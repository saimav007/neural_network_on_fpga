==> flow/design.v <==
`timescale 1ns / 1ps
module fsm(input clk,reset,start,
 input [9:0]neuron_count,
  input [1:0]layer_count,
  output reg [2:0]state, 
  output reg [1:0]layer, 
  output reg [9:0]neuron, 
  output reg done);
localparam IDLE=3'd0, LOAD=3'd1, COMPUTE=3'd2,NEXT_NEURON=3'd3,DONE=3'd4;
always@(posedge clk or posedge reset)begin
if(reset==1)begin 
layer<=0;
neuron<=0;
done<=0;
end
else begin 
case(state)
IDLE: begin 
if(start) state<=LOAD;
end
LOAD: begin 
state<=COMPUTE;
end
COMPUTE: begin 
state<=NEXT_NEURON;
end
NEXT_NEURON: 
begin 
if(layer==0 && neuron<neuron_count)begin 
neuron<=neuron+1;
state<=LOAD;
end
else if(layer==1 && neuron<neuron_count)begin
neuron<=neuron+1;
state<=LOAD;
end
else if(layer==2 && neuron<neuron_count)begin
neuron<=neuron+1;
state<=LOAD;
end
else if(layer==3 && neuron<neuron_count)begin
neuron<=neuron+1;
state<=LOAD;
end
else begin 
neuron<=10'd0;
if(layer<3)begin
layer<=layer+1; 
end
else begin
done<=1;
end
state<=done?DONE:LOAD;
end
end
DONE: state<=IDLE;
default: begin 
state<=IDLE;
end
endcase
end
end
endmodule
# Reports on fsm
# Tool output for the design above, in the order of the flow.
# Lines are those of the file above, counted from 1.
# Operators: Yosys type, input widths -> output width; for muxes data width and select width s.
# Library cell names are shortened.
# Not given: n/a
# inputs
design,fsm
clk_port,clk
lib,sky130hd
pvt_corner,tt_025C_1v80

# Word level
# Source: Yosys, flattened and elaborated, memories not mapped. Widths are those after wreduce. Registers that Yosys merges into a memory's read port (data or address) are not register bits. Print and check cells do not count. Equal cells are merged and count once.
# bits
regBits,16
inputBits,15
output_inout_bits,16
wordCells,41
# classes
add_sub_neg,2
n_cmp,2
eq_ne,7
muxes,11
n_logic,6
reduce_and_logical,9
# op_table
op,n
$mux 10,4
$mux 3,6
$reduce_and 6->1,2
$pmux 3 s4,1
$add 10x1->10 const B,1
$lt 10x10->1,1
$not 1->1,6
$eq 3x2->1 const B,2
$logic_and 1x1->1,4
$eq 2x2->1 const B,2
$eq 3x1->1 const B,1
$logic_not 3->1,1
$add 2x1->2 const B,1
$eq 2x1->1 const B,1
$lt 2x2->1 const B,1
$ne 2x2->1 const B,1
$logic_not 2->1,1
$reduce_and 2->1,1

# Longest topological paths
# Longest topological path by Yosys (ltp), each cell counted once; first at word level (registers and memories cut), then after technology mapping (sequential cells cut; the memories' decode and read muxes count).
# depth
depth_word,7
abc_area,0
ltp_mapped,7
depth_no_buf,7

# Synthesis result
# The flow's flattened synthesis, as Yosys stat reports it; memories are mapped. The netlist is that of the ABC_AREA named above (0 if unset); the other value can give another one.
# mapped
cell_count,111
mapped_area_um2,1067.3
seqArea_um2,415.4
flip_flops,16
n_buf,0
# by_type
cell_type,n,type_area_um2
dfrtp_1,13,325.312
ha_1,14,175.168
edfxtp_1,3,90.086
inv_1,13,48.797
nor2_1,12,45.043
xor2_1,5,43.792
xnor2_1,4,35.034
nand2_1,9,33.782
nand3_1,6,30.029
nand4_1,4,25.024
a211oi_4,1,20.019
o21ai_0,4,20.019
and3_1,3,18.768
a311oi_1,2,17.517
a31oi_2,1,12.512
nand2b_1,2,12.512
nor4_2,1,12.512
or3_1,2,12.512
# Other cell types: 11; their cells: 12.

# Timing after synthesis
# Path of least setup slack by OpenSTA after synthesis, without wires, with an ideal clock, recovery checks aside; 20% of the period is set as input and as output delay. Where synthesis merged equal registers, the netlist keeps one of their names.
# synth_path
path_kind,in2reg
startpoint,input neuron_count[9]
endpoint,register layer[1]
tclk_ns,3.38
in_delay_ns,0.676
setup_time_ns,0.127
t_first_pin_ns,0.676
arrival_time_ns,2.086
t_required_ns,3.253
setup_slack_ns,1.166
path_delay_ns,1.537
path_stages,7
path_buffers,0
synth_period_reached_ns,2.214
# "path_delay_ns" = arrival - input delay + setup time.
# "path_stages" counts driving pins, that of a launching flip-flop among them; a cell with two outputs on the path counts twice.
# "synth_period_reached_ns" is the clock period less the worst setup slack; recovery checks do not enter. This is arithmetic on one report: input and output delays are still those of the set period (20% each).
# The rows between start and end are the longest chain of elaborated cells between them; the timing report does not say that the signal goes this way. Where chains are equally long, one stands for them.
# A line is the first line of the expression or statement that the cell stems from. Yosys adds cells for indexed reads and writes and turns some case tables into memories.
# synth_between
path_cell_list,inv_1 ha_1 nand4_1 nor2_1 a211oi_4 a311oi_1 mux2_1
elab_chain_cells,4
cells_between,10
cone_classes,compare (1); logic (4); reduce/logical (5)
# synth_lines
element,line_no,source
from (decl),3,"input [9:0]neuron_count,"
$lt 10x10->1,29,if(layer==0 && neuron<neuron_count)begin
$logic_and 1x1->1,29,
$not 1->1,n/a,
$reduce_and 6->1,n/a,
to (assign),12,layer<=0;
to (assign),48,layer<=layer+1;
to (decl),6,"output reg [1:0]layer,"

# Timing after layout
# From the final timing report of record 1: the path of least setup slack in the routed layout; clock arrival at registers is part of the times.
# layout_path
path_kind,in2reg
startpoint,input neuron_count[7]
endpoint,register layer[1]
tclk_ns,2.25
in_delay_ns,0.45
setup_time_ns,0.11
t_first_pin_ns,0.45
arrival_time_ns,2.40
t_required_ns,2.42
setup_slack_ns,0.03
path_stages,8
path_buffers,1
# The rows between start and end are the longest chain of elaborated cells between them; the timing report does not say that the signal goes this way. Where chains are equally long, one stands for them.
# layout_between
path_cell_list,clkdlybuf4s50_1 inv_1 ha_4 a211oi_2 nor2_2 a211oi_4 a311oi_2 mux2_1
elab_chain_cells,4
cells_between,10
cone_classes,compare (1); logic (4); reduce/logical (5)
# layout_lines
element,line_no,source
from (decl),3,"input [9:0]neuron_count,"
$lt 10x10->1,29,if(layer==0 && neuron<neuron_count)begin
$logic_and 1x1->1,29,
$not 1->1,n/a,
$reduce_and 6->1,n/a,
to (assign),12,layer<=0;
to (assign),48,layer<=layer+1;
to (decl),6,"output reg [1:0]layer,"

Add stored flow runs of fsm

Measured results for fsm: 2 stored runs of the Yosys and OpenROAD flow on sky130hd. The settings differ; the order carries no meaning. The constraints put input and output delay at 20% of the set period each and load the outputs with 0.01 pF.
"timing.achieved_period_ns": clock period set for the run, less the worst setup slack. It is reckoned from that one timing run; input and output delays stay at 20% of the period that was set.
"worst_path_ns" = time allowed to the worst setup path (clock period - input delay - output delay, where it has them) - its slack; a late launch clock adds to it, a late capture clock takes from it.
"fin_power_uw" is the tool's figure for a default switching activity; nothing was simulated.

Record 1, flow files:
==> flow/run.sh <==
#!/bin/bash
# the make line also repeats the synthesis and layout settings of config.mk as NAME=value (left out here)
make -C /OpenROAD-flow-scripts/flow DESIGN_CONFIG=/design/flow/config.mk WORK_HOME=/design/flow/orfs CLKGATE_MAP_FILE= finish
==> flow/config.mk <==
export PLATFORM = sky130hd
export DESIGN_NAME = fsm
export DESIGN_NICKNAME = fsm
export VERILOG_FILES = /design/flow/design.v
export SDC_FILE = /design/flow/constraint.sdc
export NUM_CORES = 4
export LEC_CHECK = 0
export CAP_MARGIN = 5
export CORE_MARGIN = 6
export CORE_UTILIZATION = 45
export PLACE_DENSITY = 0.58
export SLEW_MARGIN = 20
export TNS_END_PERCENT = 40
==> flow/constraint.sdc <==
create_clock -name core_clock -period 2.25 [get_ports {clk}]
set_input_delay 0.4500 -clock core_clock [delete_from_list [all_inputs] [get_ports {clk}]]
set_output_delay 0.4500 -clock core_clock [all_outputs]
set_load 0.01 [all_outputs]

==> results of record 1, as CSV <==
result,value
die_area_um2,3684.5
layout_utilization_frac,0.678
fin_power_uw,1082
synthesis_area_um2,1067.3
worstSetupSlack_ns,0.025
timing.achieved_period_ns,2.225
worst_path_ns,1.77
worstPathKind,"in2reg"

Record 2, flow files:
==> flow/run.sh <==
#!/bin/bash
# the make line also repeats the synthesis and layout settings of config.mk as NAME=value (left out here)
make -C /OpenROAD-flow-scripts/flow DESIGN_CONFIG=/design/flow/config.mk WORK_HOME=/design/flow/orfs CLKGATE_MAP_FILE= finish
==> flow/config.mk <==
export PLATFORM = sky130hd
export DESIGN_NAME = fsm
export DESIGN_NICKNAME = fsm
export VERILOG_FILES = /design/flow/design.v
export SDC_FILE = /design/flow/constraint.sdc
export NUM_CORES = 4
export LEC_CHECK = 0
export CAP_MARGIN = 20
export CELL_PAD_IN_SITES_GLOBAL_PLACEMENT = 1
export CORE_MARGIN = 6
export CORE_UTILIZATION = 41
export CTS_CLUSTER_DIAMETER = 236
export SETUP_SLACK_MARGIN = 0.17
export SLEW_MARGIN = 20
export TNS_END_PERCENT = 60
==> flow/constraint.sdc <==
create_clock -name core_clock -period 2.11 [get_ports {clk}]
set_input_delay 0.4220 -clock core_clock [delete_from_list [all_inputs] [get_ports {clk}]]
set_output_delay 0.4220 -clock core_clock [all_outputs]
set_load 0.01 [all_outputs]

==> results of record 2, as CSV <==
result,value
die_area_um2,3971.5
layout_utilization_frac,0.705
fin_power_uw,1280
synthesis_area_um2,1067.3
worstSetupSlack_ns,0.183
timing.achieved_period_ns,1.927
worst_path_ns,1.93
worstPathKind,"reg2reg"
