==> flow/design.v <==
`timescale 1ns / 1ps
module test_mac #(
    parameter DATA_WIDTH = 8,
    parameter ACC_WIDTH = 18
) (
    input wire clk,           
    input wire rst,           
    input wire en,            
    input wire [DATA_WIDTH-1:0] a,       
    input wire [DATA_WIDTH-1:0] b,       
    output reg [ACC_WIDTH-1:0] result  
);
    reg [7:0] product;
initial begin 
product=0;
result=0;
end
   always @(*)begin
   if(rst)begin 
   product<=0;
   end
   else begin
   product = a * b;
        if (product > 8'd255) begin
            product = 8'd255;
        end
    end
    end
    always @(posedge clk ) begin
        if (rst) begin
            result <= 0;
        end else if (en) begin
            result <= result + product;
        end
    end
endmodule
* Reports on test_mac
What the tools print for test_mac, step after step. Line numbers count from 1 in the design file above. Library cell names are shortened. The mark -- stands for no value.
Inputs: top module test_mac, clock port clk, cell library sky130hd, timing corner tt_025C_1v80

* Word level
Yosys after proc, flatten, opt, wreduce and memory -nomap, before mapping. Enables and synchronous resets that opt folds into registers are not counted as muxes. Memory bits, and registers merged into a memory's read port (data or address), are not among the register bits. Print and check cells are not counted. Equal cells are merged and count once.
Operators by class: multipliers 1, add/sub/neg operators 1, order comparisons 1, multiplexer cells 2
Operators by type and width (number):
- 8-bit by 8-bit multiplier with 8-bit output | 1
- 18-bit by 8-bit adder with 18-bit output | 1
- 8-bit two-way mux | 2
- 8-bit > comparator with constant B | 1
Bit counts: register bits 18, elaborated cells 6

* Logic depth
Longest topological path by Yosys (ltp), each cell counted once; first at word level (registers and memories cut), then after technology mapping (sequential cells cut; the memories' decode and read muxes count).
Logic depth: word-level depth 5, ABC_AREA 0, mapped depth 21, gate-level depth less buffers 21

* Mapped cells and area
Source: synth_stat.txt of the flow (Yosys; design flattened, memories mapped). It holds for the ABC_AREA given above (unset counts as 0); a run with the other value may have another netlist.
Synthesis totals: standard cells after synthesis 242, flip-flop cells 18, synthesis area 0.0019944 mm2, sequential area 0.0003603 mm2, buffers 3
Cell types:
- dfxtp_1 | number 18, area in all 360.346 um2
- ha_1 | number 24, area in all 300.288 um2
- fa_1 | number 13, area in all 260.25 um2
- and2_1 | number 22, area in all 137.632 um2
- xnor2_1 | number 15, area in all 131.376 um2
- inv_1 | number 31, area in all 116.362 um2
- nand2_1 | number 20, area in all 75.072 um2
- a21oi_1 | number 14, area in all 70.067 um2
- nor2_1 | number 17, area in all 63.811 um2
- o21ai_0 | number 12, area in all 60.058 um2
- xor2_1 | number 6, area in all 52.55 um2
- or3_1 | number 8, area in all 50.048 um2
- mux2i_1 | number 4, area in all 40.038 um2
- and3_1 | number 4, area in all 25.024 um2
- a211oi_1 | number 3, area in all 22.522 um2
- a21o_1 | number 3, area in all 22.522 um2
- nor3b_1 | number 3, area in all 22.522 um2
- a31oi_4 | number 1, area in all 21.27 um2
Other cell types: 17; their cells: 24.

* Worst setup path after synthesis
Path of least setup slack by OpenSTA after synthesis, without wires, with an ideal clock, recovery checks aside; 20% of the period is set as input and as output delay. Where synthesis merged equal registers, the netlist keeps one of their names.
Path post-synthesis: path kind input-to-reg, start point input port a[0], end point register result[12], time at the first pin 1254 ps, period 6270 ps, path delay 4251 ps, input delay 1254 ps, slack 764 ps, setup time 70 ps, arrival time 5435 ps, stages 19, period reached after synthesis 5506 ps
"path delay" is the arrival time less input delay plus setup time. "stages": output pins that drive a net of the path, with the launching flip-flop's if there is one; two outputs of one cell count as two. "period reached after synthesis" = period - worst setup slack (recovery checks aside). The figure is calculated, with input and output delays left at 20% of the set period. Between the ends stands the longest chain of elaborated cells between them, by number of cells; it is not shown to be the way that was timed. Of several equally long chains one is given. A line is the first line of the expression or statement that the cell stems from. Yosys adds cells for indexed reads and writes and turns some case tables into memories.
Between the ends, post-synthesis: cells stage by stage and2_1 > fa_1 > fa_1 > ha_1 > inv_1 > fa_1 > inv_1 > ha_1 > a21o_1 > a21oi_1 > xnor2_1 > xnor2_1 > nor2_1 > ha_1 > o21ai_0 > a22oi_1 > o21ai_2 > or3_1 > a21oi_1, cells in the longest elaborated chain 5, elaborated cells on any way between the ends 5, RTL lines with such cells 4
Ends and longest elaborated chain, post-synthesis:
- from (decl) | RTL line 9 | input wire [DATA_WIDTH-1:0] a,
- 8-bit by 8-bit multiplier with 8-bit output | RTL line 23
- 8-bit > comparator | RTL line 24
- 8-bit two-way mux | RTL line 24
- 8-bit two-way mux | RTL line 19 | if(rst)begin
- 18-bit by 8-bit adder with 18-bit output | RTL line 33
- to (assign) | RTL line 31 | result <= 0;
- to (assign) | RTL line 33
- to (decl) | RTL line 11 | output reg [ACC_WIDTH-1:0] result

* Timing after layout
From the final timing report of flow run 1: the path of least setup slack in the routed layout; clock arrival at registers is part of the times. The path's times are printed in steps of 10 ps; the period is the one set.
Path after layout: path kind input-to-reg, start point input port a[0], end point register result[14], time at the first pin 1930 ps, arrival time 7010 ps, period 9640 ps, input delay 1930 ps, stages 20, slack 2810 ps, setup time 80 ps
Between the ends stands the longest chain of elaborated cells between them, by number of cells; it is not shown to be the way that was timed. Of several equally long chains one is given.
Between the ends, after layout: cells stage by stage clkdlybuf4s50_1 > and2_1 > fa_1 > fa_1 > ha_1 > inv_1 > fa_1 > inv_1 > ha_1 > a21o_1 > a21oi_1 > xnor2_1 > xnor2_1 > nor2_1 > ha_1 > o21ai_0 > a22oi_1 > o21ai_2 > or3_1 > a21oi_1, cells in the longest elaborated chain 5, elaborated cells on any way between the ends 5, RTL lines with such cells 4
Ends and longest elaborated chain, after layout:
- from (decl) | RTL line 9 | input wire [DATA_WIDTH-1:0] a,
- 8-bit by 8-bit multiplier with 8-bit output | RTL line 23
- 8-bit > comparator | RTL line 24
- 8-bit two-way mux | RTL line 24
- 8-bit two-way mux | RTL line 19 | if(rst)begin
- 18-bit by 8-bit adder with 18-bit output | RTL line 33
- to (assign) | RTL line 31 | result <= 0;
- to (assign) | RTL line 33
- to (decl) | RTL line 11 | output reg [ACC_WIDTH-1:0] result

Settings and measured results of 2 stored flow runs for module test_mac (sky130hd), not sorted in any way. The constraints put input and output delay at 20% of the set period each and load the outputs with 0.01 pF.
"achieved period" means the clock period less the worst setup slack. The figure is calculated, with input and output delays left at 20% of the set period.
"time on the worst setup path" means the part of the period allowed to the worst setup path (the constraints hold back 20% at inputs and 20% at outputs) less its slack; where the path has registers, the arrival times of their clocks count too.
By "overall power" is meant OpenSTA's value without simulated activity: inputs other than the clock are taken to toggle once in ten clock periods, and the tool carries that through the logic.
"time on the worst setup path" is given in steps of 10 ps.

* Flow run 1 | settings: period_ns 9.64; CORE_UTILIZATION 28; PLACE_DENSITY 0.56; CELL_PAD_IN_SITES_DETAIL_PLACEMENT 1; GPL_TIMING_DRIVEN 1; CTS_CLUSTER_SIZE 81; CTS_CLUSTER_DIAMETER 176; SLEW_MARGIN 0; MIN_ROUTING_LAYER met1; MAX_ROUTING_LAYER met5; CAP_MARGIN 20; CORE_MARGIN 2 | results: overall power 346.4 µW; netlist area reported by Yosys 0.0019944 mm2; post-route setup TNS 0 ps; utilization 36.9 %; achieved period 6,833 ps; time on the worst setup path 4,910 ps; kind of the worst setup path input-to-reg; worst hold slack after layout 507 ps; die outline area 0.0078137 mm2; standard-cell area after routing 0.0025187 mm2; worst setup slack after layout 2,807 ps
* Flow run 2 | settings: period_ns 7.95; CAP_MARGIN 20; CORE_MARGIN 2; CORE_UTILIZATION 40; SLEW_MARGIN 20 | results: overall power 415.5 µW; netlist area reported by Yosys 0.0019944 mm2; post-route setup TNS 0 ps; utilization 52.2 %; achieved period 6,422 ps; time on the worst setup path 4,830 ps; kind of the worst setup path input-to-reg; worst hold slack after layout 502 ps; die outline area 0.0055666 mm2; standard-cell area after routing 0.0024824 mm2; worst setup slack after layout 1,528 ps
